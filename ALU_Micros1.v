==> flow/design.v <==
module ALU_Micros1(
input [7:0] iA,
input [7:0] iB,   
input [4:0] ALU_Sel, 
input iClk,
output [7:0] oRESALU,
output [4:0] oBanderas 
 ); 
   reg [8:0] ALU_Resultadomedio;
	reg [7:0] ALU_D;
	reg [7:0] ALU_Q;
	reg [4:0] Banderas_D;
	reg [4:0] Banderas_Q;
	reg ALU_Carry;
	assign oRESALU = ALU_Q [7:0];
	assign oBanderas = Banderas_Q [4:0];
	assign par = ~^ALU_Q;
 always @(posedge iClk) 
 begin 
     ALU_Q = ALU_D;
	  Banderas_Q = Banderas_D;
 end 
    always @(*)
    begin
        case(ALU_Sel)
		  5'b00000: begin  
           ALU_Resultadomedio [8:0] = iA * iB;
			  ALU_D [7:0] = ALU_Resultadomedio [7:0];
			  ALU_Carry = ALU_Resultadomedio [8:7];
			        end 
		  5'b00001: begin  
           ALU_Resultadomedio [8:0] = iA / iB;
			  ALU_D [7:0] = ALU_Resultadomedio [7:0];
			  ALU_Carry = ALU_Resultadomedio [8:7];
			        end
        5'b00010: begin  
           ALU_Resultadomedio [8:0] = iA + 1'b1;
			  ALU_D [7:0] = ALU_Resultadomedio [7:0];
			  ALU_Carry = ALU_Resultadomedio [8:7];
			        end
        5'b00011: begin  
           ALU_Resultadomedio [8:0] = iA - 1'b1;
			  ALU_D [7:0] = ALU_Resultadomedio [7:0];
			  ALU_Carry = ALU_Resultadomedio [8:7];
			        end
        5'b00100: begin  
           ALU_Resultadomedio [8:0] = iA & iB;
			  ALU_D [7:0] = ALU_Resultadomedio [7:0];
			  ALU_Carry = ALU_Resultadomedio [8:7];
			        end
        5'b00101: begin  
           ALU_Resultadomedio [8:0] = iA | iB;
			  ALU_D [7:0] = ALU_Resultadomedio [7:0];
			  ALU_Carry = ALU_Resultadomedio [8:7];
			        end
        5'b00110: begin  
           ALU_D [7:0]  = ~iA;
			        end
        5'b00111: begin  
           ALU_Resultadomedio [8:0] = iA^iB;
			  ALU_D [7:0] = ALU_Resultadomedio [7:0];
			  ALU_Carry = ALU_Resultadomedio [8:7];
			        end
        5'b01000: begin  
           ALU_D [7:0]  = ~iA;
			         end
        5'b01001: begin  
           ALU_D [6:0] = iA [6:0] <<<iB [6:0];
			  ALU_D [7] = iA[7];
			        end
        5'b01010: begin  
           ALU_D [6:0] = iA [6:0] >>>iB [6:0];
			  ALU_D [7] = iA[7];
			         end
        5'b01011: begin  
           ALU_Resultadomedio [8:0] = iA<<iB;
			  ALU_D [7:0] = ALU_Resultadomedio [7:0];
			  ALU_Carry = ALU_Resultadomedio [8:7];
			         end
        5'b01100: begin  
           ALU_Resultadomedio [8:0] = iA>>iB;
			  ALU_D [7:0] = ALU_Resultadomedio [7:0];
			  ALU_Carry = ALU_Resultadomedio [8:7];
			         end
        5'b01101: begin  
           ALU_Resultadomedio [8:0] = {iA[7:0],iA[7]};
			  ALU_D [7:0] = ALU_Resultadomedio [7:0];
			  ALU_Carry = ALU_Resultadomedio [8:7];
			        end
        5'b01110: begin  
           ALU_Resultadomedio [8:0] = {iA[0],iA[7:1]};
			  ALU_D [7:0] = ALU_Resultadomedio [7:0];
			  ALU_Carry = ALU_Resultadomedio [8:7];
			        end
        5'b01111: begin  
           ALU_Resultadomedio [8:0] = iA+iB;
			  ALU_D [7:0] = ALU_Resultadomedio [7:0];
			  ALU_Carry = ALU_Resultadomedio [8:7];
			        end
        5'b10000: begin  
           ALU_Resultadomedio [8:0] = iA - iB;
			  ALU_D [7:0] = ALU_Resultadomedio [7:0];
			  ALU_Carry = ALU_Resultadomedio [8:7];
			        end
					  default: ALU_D = ALU_Q;
		  endcase
       if(ALU_Q==8'b00000000)  
         begin
			Banderas_D [0] =1'b1;
         end
		  else
			begin
	      Banderas_D [0] =1'b0;	
			end
		 if(ALU_Q [7]==1'b1 && ALU_Q > 8'b01111111 )  
         begin
			Banderas_D [1] =1'b1;
         end
		  else
			begin
	      Banderas_D [1] =1'b0;	
			end
		 if(ALU_Carry==1'b1)  
         begin
			Banderas_D [2] =1'b1;
         end
		  else
			begin
	      Banderas_D [2] =1'b0;	
			end
	    if(ALU_Resultadomedio > 9'b011111111)  
         begin
			Banderas_D [3] =1'b1;
         end
		  else
			begin
	       Banderas_D [3] =1'b0;	
			end
	    if(par==1'b1)  
         begin
			Banderas_D [4] =1'b1;
         end
		  else
			begin
	      Banderas_D [4] =1'b0;	
			end
end
endmodule
# [Step by step through the tools: ALU_Micros1]
# What the tools print for ALU_Micros1, step after step.
# Line numbers count from 1 in the design file above.
# Operators: Yosys type, input widths -> output width; for muxes data width and select width s.
# Not given: n/a
[inputs] top="ALU_Micros1" clock="iClk" lib="sky130hd" lib_corner="tt_025C_1v80"

# [After elaboration]
# Source: Yosys, flattened and elaborated, memories not mapped. Widths are those after wreduce. Registers that Yosys merges into a memory's read port (data or address) are not register bits. Print and check cells do not count. Equal cells are merged and count once.
[op_classes] shifts=4 addsub=4 mul=1 reduce_logical=8 div=1 equal=16 mux=9 cmp=2 bitwise=4
[op_table] op="$pmux 7 s16" n=1
[op_table] op="$pmux 9 s12" n=1
[op_table] op="$div 8x8->9" n=1
[op_table] op="$mul 8x8->9" n=1
[op_table] op="$eq 5x4->1 const B" n=8
[op_table] op="$eq 5x3->1 const B" n=4
[op_table] op="$reduce_bool 16->1" n=1
[op_table] op="$reduce_bool 15->1" n=1
[op_table] op="$pmux 1 s15" n=1
[op_table] op="$pmux 1 s12" n=1
[op_table] op="$eq 5x2->1 const B" n=2
[op_table] op="$add 8x1->9 const B" n=1
[op_table] op="$sub 8x1->9 const B" n=1
[op_table] op="$add 8x8->9" n=1
[op_table] op="$sub 8x8->9" n=1
[op_table] op="$shl 8x8->9" n=1
[op_table] op="$shr 8x8->9" n=1
[op_table] op="$gt 9x8->1 const B" n=1
[op_table] op="$gt 8x7->1 const B" n=1
[op_table] op="$and 8x8->8" n=1
[op_table] op="$or 8x8->8" n=1
[op_table] op="$xor 8x8->8" n=1
[op_table] op="$not 8->8" n=1
[op_table] op="$logic_not 8->1" n=1
[op_table] op="$reduce_xnor 8->1" n=1
[op_table] op="$sshl 7x7->7" n=1
[op_table] op="$sshr 7x7->7" n=1
[op_table] op="$eq 5x1->1 const B" n=1
# Not listed: further kinds 5, cells in them 10.
[bits] ramBits=0 memories=0 mem_bits_ro=0 out_inout_bits=13 regBits=13 clocked_rd_ports_x_width=0 latchBits=0 in_bits=22

# [Logic depth]
# Longest topological path by Yosys (ltp), each cell counted once; first at word level (registers and memories cut), then after technology mapping (sequential cells cut; the memories' decode and read muxes count).
[depth] word_depth=4 abc_area=0 mapped_depth=54 mapped_depth_nobuf=50

# [Mapped cells and area]
# Yosys stat after the flow's synthesis: flattened, memories mapped to cells. It holds for the ABC_AREA given above (unset counts as 0); a run with the other value may have another netlist.
[mapped] seqArea_um2=340.3 flip_flops=13 area_um2=6271.0 cell_count=854
[types] cell_type="sky130_fd_sc_hd__ha_1" n=97
[types] cell_type="sky130_fd_sc_hd__fa_1" n=20
[types] cell_type="sky130_fd_sc_hd__nor2_1" n=99
[types] cell_type="sky130_fd_sc_hd__nand2_1" n=71
[types] cell_type="sky130_fd_sc_hd__a21oi_1" n=48
[types] cell_type="sky130_fd_sc_hd__edfxtp_1" n=8
[types] cell_type="sky130_fd_sc_hd__xnor2_1" n=26
[types] cell_type="sky130_fd_sc_hd__o21ai_0" n=43
[types] cell_type="sky130_fd_sc_hd__inv_1" n=54
[types] cell_type="sky130_fd_sc_hd__clkbuf_1" n=42
[types] cell_type="sky130_fd_sc_hd__nor3_1" n=29
[types] cell_type="sky130_fd_sc_hd__a21o_1" n=17
[types] cell_type="sky130_fd_sc_hd__mux2i_1" n=12
[types] cell_type="sky130_fd_sc_hd__mux2_2" n=10
[types] cell_type="sky130_fd_sc_hd__mux4_2" n=5
[types] cell_type="sky130_fd_sc_hd__dfxtp_1" n=5
[types] cell_type="sky130_fd_sc_hd__nand2b_1" n=16
[types] cell_type="sky130_fd_sc_hd__o21a_1" n=13
# Not listed: further types 61, cells in them 239.

# [Worst setup path after synthesis]
# OpenSTA on the mapped netlist: ideal clock, no wires. The path of least setup slack (recovery checks aside). Input and output delay are each 20% of the period. Register names are those of the netlist, which keeps one name where synthesis merged equal registers.
[synth_timing] kind="input port to flip-flop" startpoint="input iB[0]" endpoint="register ALU_Q[0]" required_time_ps=17444 launch_ps=3540 path_delay_ps=11890 stages=48 in_delay_ps=3540 slack_ps=2270 arrival_ps=15174 setup_ps=256 period_ps=17700 synth_period_reached_ps=15430
# "path_delay_ps" is the arrival time less input delay plus setup time.
# "stages": output pins that drive a net of the path, with the launching flip-flop's if there is one; two outputs of one cell count as two.
# "synth_period_reached_ps" = period - worst setup slack (recovery checks aside). The figure is calculated, with input and output delays left at 20% of the set period.
# The rows between start and end are the longest chain of elaborated cells between them; the timing report does not say that the signal goes this way. Where chains are equally long, one stands for them.
# Each line given opens the expression or statement behind the cell; cells for indexed reads and writes are added by Yosys, which also makes memories of some case tables.
[synth_via] cell_sequence="sky130_fd_sc_hd__clkbuf_1 sky130_fd_sc_hd__buf_1 sky130_fd_sc_hd__inv_1 sky130_fd_sc_hd__ha_1 sky130_fd_sc_hd__o41ai_1 sky130_fd_sc_hd__or2_2 sky130_fd_sc_hd__ha_1 sky130_fd_sc_hd__o211ai_1 sky130_fd_sc_hd__a211oi_4 sky130_fd_sc_hd__or3_1 sky130_fd_sc_hd__and2_1 sky130_fd_sc_hd__ha_1 sky130_fd_sc_hd__and4_1 sky130_fd_sc_hd__a41oi_1 sky130_fd_sc_hd__a2111oi_0 sky130_fd_sc_hd__a31o_2 sky130_fd_sc_hd__ha_1 sky130_fd_sc_hd__nor2_1 (+12 left out) sky130_fd_sc_hd__a211o_1 sky130_fd_sc_hd__clkbuf_1 sky130_fd_sc_hd__mux2_2 sky130_fd_sc_hd__ha_1 sky130_fd_sc_hd__nand4_1 sky130_fd_sc_hd__a211oi_1 sky130_fd_sc_hd__o31ai_1 sky130_fd_sc_hd__nand2_1 sky130_fd_sc_hd__clkbuf_1 sky130_fd_sc_hd__mux2_2 sky130_fd_sc_hd__ha_1 sky130_fd_sc_hd__a21oi_1 sky130_fd_sc_hd__o21ai_0 sky130_fd_sc_hd__a21oi_1 sky130_fd_sc_hd__o21ai_0 sky130_fd_sc_hd__a221oi_1 sky130_fd_sc_hd__o22ai_1 sky130_fd_sc_hd__a31o_2" elab_chain_len=2 cells_between=12 lines_between=12 cone_classes="add/sub (2); mul (1); div (1); shift (4); mux (1); logic (3)"
[synth_lines] item="from (decl)" line=3 text="input [7:0] iB,"
[synth_lines] item="$div 8x8->9" line=32 text="ALU_Resultadomedio [8:0] = iA / iB;"
[synth_lines] item="$pmux 7 s16" line=25 text="case(ALU_Sel)"
[synth_lines] item="to (assign)" line=20 text="ALU_Q = ALU_D;"
[synth_lines] item="to (decl)" line=11 text="reg [7:0] ALU_Q;"

# [Worst path after layout]
# Path of least setup slack in the final report of stored run 2 (OpenROAD, finished layout, wires in). Where an end is a register, its clock arrival counts in the times.
# The report prints the path's times to 10 ps; the period is as set.
[layout_timing] kind="input port to flip-flop" startpoint="input iB[5]" endpoint="register ALU_Q[0]" stages=46 period_ps=17500 required_time_ps=17490 arrival_ps=13580 in_delay_ps=3500 slack_ps=3920 setup_ps=250 launch_ps=3500
# The rows between start and end are the longest chain of elaborated cells between them; the timing report does not say that the signal goes this way. Where chains are equally long, one stands for them.
[layout_via] cell_sequence="sky130_fd_sc_hd__buf_12 sky130_fd_sc_hd__or4_4 sky130_fd_sc_hd__o41ai_4 sky130_fd_sc_hd__or2_4 sky130_fd_sc_hd__ha_4 sky130_fd_sc_hd__o211ai_1 sky130_fd_sc_hd__a211oi_4 sky130_fd_sc_hd__or3_4 sky130_fd_sc_hd__and2_4 sky130_fd_sc_hd__ha_4 sky130_fd_sc_hd__and4_1 sky130_fd_sc_hd__a41oi_2 sky130_fd_sc_hd__buf_4 sky130_fd_sc_hd__a2111oi_4 sky130_fd_sc_hd__a31o_2 sky130_fd_sc_hd__ha_4 sky130_fd_sc_hd__nor3_4 sky130_fd_sc_hd__a2111oi_4 (+10 left out) sky130_fd_sc_hd__a21oi_2 sky130_fd_sc_hd__o21ai_2 sky130_fd_sc_hd__a211o_4 sky130_fd_sc_hd__mux2_4 sky130_fd_sc_hd__ha_4 sky130_fd_sc_hd__nand4_1 sky130_fd_sc_hd__a211oi_2 sky130_fd_sc_hd__o31ai_4 sky130_fd_sc_hd__nand2_2 sky130_fd_sc_hd__mux2_4 sky130_fd_sc_hd__ha_4 sky130_fd_sc_hd__a21oi_2 sky130_fd_sc_hd__o21ai_1 sky130_fd_sc_hd__a21oi_2 sky130_fd_sc_hd__o21ai_2 sky130_fd_sc_hd__a221oi_2 sky130_fd_sc_hd__o22ai_1 sky130_fd_sc_hd__a31o_2" elab_chain_len=2 cells_between=6 lines_between=6 cone_classes="div (1); shift (4); mux (1)"
[layout_lines] item="from (decl)" line=3 text="input [7:0] iB,"
[layout_lines] item="$div 8x8->9" line=32 text="ALU_Resultadomedio [8:0] = iA / iB;"
[layout_lines] item="$pmux 7 s16" line=25 text="case(ALU_Sel)"
[layout_lines] item="to (assign)" line=20 text="ALU_Q = ALU_D;"
[layout_lines] item="to (decl)" line=11 text="reg [7:0] ALU_Q;"

FLOW RESULTS
============

Settings and measured results of 2 stored flow runs for module ALU_Micros1 (sky130hd), not sorted in any way. The constraints put input and output delay at 20% of the set period each and load the outputs with 0.01 pF.
By "worst_path_ps" is meant the share of the clock period that the worst setup path is allowed (20% is reserved at inputs, 20% at outputs), minus its slack. Clock arrival times at its registers enter into it.
"power_total_uw": no workload was simulated; the value follows from the tool's default switching activity.
"worst_path_ps" is known to 10 ps.

[flow] stored run 1: files
==> flow/run.sh <==
#!/bin/bash
# the make line also repeats the synthesis and layout settings of config.mk as NAME=value (left out here)
make -C /OpenROAD-flow-scripts/flow DESIGN_CONFIG=/design/flow/config.mk WORK_HOME=/design/flow/orfs CLKGATE_MAP_FILE= finish
==> flow/config.mk <==
export PLATFORM = sky130hd
export DESIGN_NAME = ALU_Micros1
export DESIGN_NICKNAME = ALU_Micros1
export VERILOG_FILES = /design/flow/design.v
export SDC_FILE = /design/flow/constraint.sdc
export NUM_CORES = 4
export LEC_CHECK = 0
export CAP_MARGIN = 20
export CELL_PAD_IN_SITES_DETAIL_PLACEMENT = 0
export CELL_PAD_IN_SITES_GLOBAL_PLACEMENT = 3
export CORE_ASPECT_RATIO = 0.86
export CORE_MARGIN = 6
export CORE_UTILIZATION = 71
export CTS_CLUSTER_SIZE = 73
export GPL_ROUTABILITY_DRIVEN = 0
export MAX_ROUTING_LAYER = met4
export MIN_ROUTING_LAYER = met2
export PLACE_DENSITY = 0.42
export SETUP_SLACK_MARGIN = 5.0
export SLEW_MARGIN = 15
==> flow/constraint.sdc <==
create_clock -name core_clock -period 22.7 [get_ports {iClk}]
set_input_delay 4.5400 -clock core_clock [delete_from_list [all_inputs] [get_ports {iClk}]]
set_output_delay 4.5400 -clock core_clock [all_outputs]
set_load 0.01 [all_outputs]

[flow] stored run 1: incomplete, placement halted on GPL-0301

[flow] stored run 2: files
==> flow/run.sh <==
#!/bin/bash
# the make line also repeats the synthesis and layout settings of config.mk as NAME=value (left out here)
make -C /OpenROAD-flow-scripts/flow DESIGN_CONFIG=/design/flow/config.mk WORK_HOME=/design/flow/orfs CLKGATE_MAP_FILE= finish
==> flow/config.mk <==
export PLATFORM = sky130hd
export DESIGN_NAME = ALU_Micros1
export DESIGN_NICKNAME = ALU_Micros1
export VERILOG_FILES = /design/flow/design.v
export SDC_FILE = /design/flow/constraint.sdc
export NUM_CORES = 4
export LEC_CHECK = 0
export ABC_AREA = 0
export CAP_MARGIN = 20
export CORE_MARGIN = 2
export CORE_UTILIZATION = 21
export CTS_CLUSTER_DIAMETER = 54
export CTS_CLUSTER_SIZE = 68
export MAX_ROUTING_LAYER = met4
export PLACE_DENSITY_LB_ADDON = 0.07
export SETUP_SLACK_MARGIN = 5.0
export SLEW_MARGIN = 40
==> flow/constraint.sdc <==
create_clock -name core_clock -period 17.5 [get_ports {iClk}]
set_input_delay 3.5000 -clock core_clock [delete_from_list [all_inputs] [get_ports {iClk}]]
set_output_delay 3.5000 -clock core_clock [all_outputs]
set_load 0.01 [all_outputs]

[flow] stored run 2: metrics
[metrics] worst_path_ps = 10080
[metrics] timing.worst_path_kind = input port to flip-flop
[metrics] power_total_uw = 466.7
[metrics] final_setup_ws_ps = 3917
[metrics] final_setup_tns_ps = 0
[metrics] hold_ws_ps = 633
[metrics] design.die.area_um2 = 31260.0
[metrics] post_route_util_pct = 28.7
[metrics] ys_area_um2 = 6271.0
